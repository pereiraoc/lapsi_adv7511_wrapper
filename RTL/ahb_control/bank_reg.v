==> flow/design.v <==
module bank_reg(
    input clock,
    input [5:0] address_w,
    input [5:0] address_r,
    input en_write,     
    input [31:0] data_w,
    output [31:0] data_r
);
reg [31:0] bank [0:47];
always @(posedge clock)
    if (en_write)
        bank[address_w] <= data_w;
assign data_r = bank[address_r];
endmodule
## Tool chain data of bank_reg

What the tools print for bank_reg, step after step.
Lines are those of the file above, counted from 1.
Operators carry their Yosys type and port widths (W data, S select, Z words).
Cell names lack the library's common part.
The mark n/a stands for no value.

| design | value |
|---|---|
| top module | bank_reg |
| clock | clock |
| library | sky130hd |
| corner | tt_025C_1v80 |

## Elaborated design

Counts by Yosys on the flattened word-level netlist (proc, flatten, opt, wreduce; memories kept). Register bits leave out memories and registers merged into their read ports (data or address); mux counts leave out enables and synchronous resets folded into registers. Print and check cells are left out. Cells with the same type and inputs are merged into one.
Memory sizes are those after Yosys's memory passes, which may raise the word count (mostly to a power of two), join words into wider ones and drop unused or constant bits.

| word-level totals | value |
|---|---|
| bits in registers | 0 |
| elaborated cells | 4 |
| output and inout port bits | 32 |
| input port bits | 46 |
| bits in writable memories | 1536 |
| memories | 1 |

| cells by class | value |
|---|---|
| muxes and demuxes | 3 |

Memory list:

| name | words | width | read ports | wr ports | RTL line | RTL |
|---|---|---|---|---|---|---|
| bank | 48 | 32 | 1 | 1 | 9 | `reg [31:0] bank [0:47];` |

Operator list:

| cell | count |
|---|---|
| $mux W32 | 1 |
| $mux W6 | 1 |
| $mux W1 | 1 |

## Depth

Longest topological path by Yosys (ltp), each cell counted once; first at word level (registers and memories cut), then after technology mapping (sequential cells cut; the memories' decode and read muxes count).

| depth | value |
|---|---|
| depth in word-level cells | 1 |
| ABC_AREA | 0 |
| gate-level depth with buffers | 9 |
| depth with buffers taken out | 5 |

## Mapped cells and area

The flow's flattened synthesis, as Yosys stat reports it; memories are mapped. The netlist is that of the ABC_AREA named above (0 if unset); the other value can give another one.

| synthesis totals | value |
|---|---|
| flip-flops | 1536 |
| chip area (Yosys) | 59520.8 um^2 |
| buffers | 174 |
| area of sequential cells | 46124.2 um^2 |
| cell count | 2880 |

Cells by type:

| cell | count | total area (um^2) |
|---|---|---|
| edfxtp_1 | 1536 | 4.61E+04 |
| mux2i_1 | 512 | 5.12E+03 |
| mux4_2 | 160 | 3.6E+03 |
| a22oi_1 | 128 | 960.922 |
| a221oi_1 | 64 | 560.538 |
| a22o_1 | 64 | 560.538 |
| o41ai_2 | 32 | 520.499 |
| buf_6 | 36 | 405.389 |
| a21oi_1 | 64 | 320.307 |
| clkbuf_1 | 71 | 266.506 |
| o22ai_1 | 32 | 200.192 |
| nor2_1 | 47 | 176.419 |
| buf_4 | 23 | 172.666 |
| nand2_1 | 39 | 146.39 |
| buf_2 | 22 | 110.106 |
| buf_1 | 21 | 78.826 |
| nor2b_1 | 6 | 37.536 |
| nand2b_1 | 5 | 31.28 |

Other cell types: 11; their cells: 18.

## Worst setup path after synthesis

Source: OpenSTA report_checks on the synthesized netlist (no wires, ideal clock, input and output delay 20% of the period each), path of least setup slack; recovery checks are left aside. Register names are those of the netlist, which keeps one name where synthesis merged equal registers.

| path post-synthesis | value |
|---|---|
| path kind | input to register |
| from | in address_w[3] |
| to | mem bank[18][0] |
| slack | 0.561 ns |
| clock period | 4.64 ns |
| library setup time | 0.461 ns |
| delay of the path | 3.151 ns |
| stages on the path | 3 |
| arrival | 3.618 ns |
| path buffers | 0 |
| synthesis period reached | 4.079 ns |

"delay of the path" = arrival - input delay + setup time.
"stages on the path": output pins that drive a net of the path, with the launching flip-flop's if there is one; two outputs of one cell count as two.
"synthesis period reached" is the clock period less the worst setup slack; recovery checks do not enter. This is arithmetic on one report: input and output delays are still those of the set period (20% each).
The rows between start and end are the longest chain of elaborated cells between them; the timing report does not say that the signal goes this way. Where chains are equally long, one stands for them.
Each line given opens the expression or statement behind the cell; cells for indexed reads and writes are added by Yosys, which also makes memories of some case tables.

| on the way, post-synthesis | value |
|---|---|
| path through | nor4bb_1 -> nand2_1 -> nor3_1 |
| cells in the longest elaborated chain | 1 |
| elaborated cells between the ends (all ways) | 1 |
| RTL lines with such cells | 1 |

RTL lines, path post-synthesis:

| item | RTL line | RTL |
|---|---|---|
| start: declaration | 3 | `input [5:0] address_w,` |
| $mux W6 | 11 | `if (en_write)` |
| end: declaration | 9 | `reg [31:0] bank [0:47];` |

## Worst path after layout

Path of least setup slack in the final report of stored run 1 (OpenROAD, finished layout, wires in). Where an end is a register, its clock arrival counts in the times.

| path post-layout | value |
|---|---|
| path kind | input to output |
| from | in address_r[0] |
| to | out data_r[24] |
| arrival | 3.61 ns |
| slack | 1.26 ns |
| clock period | 6.09 ns |
| stages on the path | 11 |
| external output delay | 1.22 ns |
| path buffers | 6 |

The rows between start and end are the longest chain of elaborated cells between them; the timing report does not say that the signal goes this way. Where chains are equally long, one stands for them.
The chain passes a memory read, where the word-level depth is cut; so it can be longer than that depth.

| on the way, post-layout | value |
|---|---|
| path through | buf_16 -> buf_8 -> buf_16 -> buf_12 -> buf_12 -> mux2i_1 -> a22o_1 -> a221oi_2 -> o22ai_2 -> o41ai_4 -> buf_2 |
| cells in the longest elaborated chain | 1 |
| elaborated cells between the ends (all ways) | 1 |
| RTL lines with such cells | 1 |

RTL lines, path post-layout:

| item | RTL line | RTL |
|---|---|---|
| start: declaration | 4 | `input [5:0] address_r,` |
| $mem_v2 Z48 W32 | 9 | `reg [31:0] bank [0:47];` |
| end: declaration | 7 | `output [31:0] data_r` |

Wiki page: bank_reg / flow data

Settings and measured results of 2 stored flow runs for module bank_reg (sky130hd), not sorted in any way. The constraints put input and output delay at 20% of the set period each and load the outputs with 0.01 pF.
By "reached clock period" is meant the clock period of the run minus its worst setup slack. This is arithmetic on one report: input and output delays are still those of the set period (20% each).
"power consumption": no workload was simulated; the value follows from the tool's default switching activity.
A setting shown as - is not set for that run.

| run name | period_ns | CORE_UTILIZATION | SETUP_SLACK_MARGIN | CORE_ASPECT_RATIO | CELL_PAD_IN_SITES_DETAIL_PLACEMENT | TNS_END_PERCENT | ABC_AREA | CTS_CLUSTER_SIZE | CAP_MARGIN | SLEW_MARGIN | MIN_ROUTING_LAYER | CORE_MARGIN | PLACE_DENSITY | CELL_PAD_IN_SITES_GLOBAL_PLACEMENT | GPL_TIMING_DRIVEN | area of the synthesized netlist (um^2) | area of the die (um^2) | standard-cell area of the final layout (um^2) | worst setup slack after layout (ns) | setup total negative slack (ns) | power consumption (W) | reached clock period (ns) |
|---|---|---|---|---|---|---|---|---|---|---|---|---|---|---|---|---|---|---|---|---|---|---|
| stored run 1 | 6.09 | 31 | 1.69 | 0.8 | 1 | 25 | 0 | 34 | 0 | 15 | met2 | 2 | - | - | - | 59520.8 | 195545.0 | 71284.6 | 1.265 | 0.000 | 0.022116 | 4.825 |
| stored run 2 | 5.3 | 67 | - | - | - | - | 0 | 75 | 35 | 20 | - | 2 | 0.83 | 0 | 1 | 59520.8 | 91237.2 | 67666.1 | 0.179 | 0.000 | 0.025478 | 5.121 |
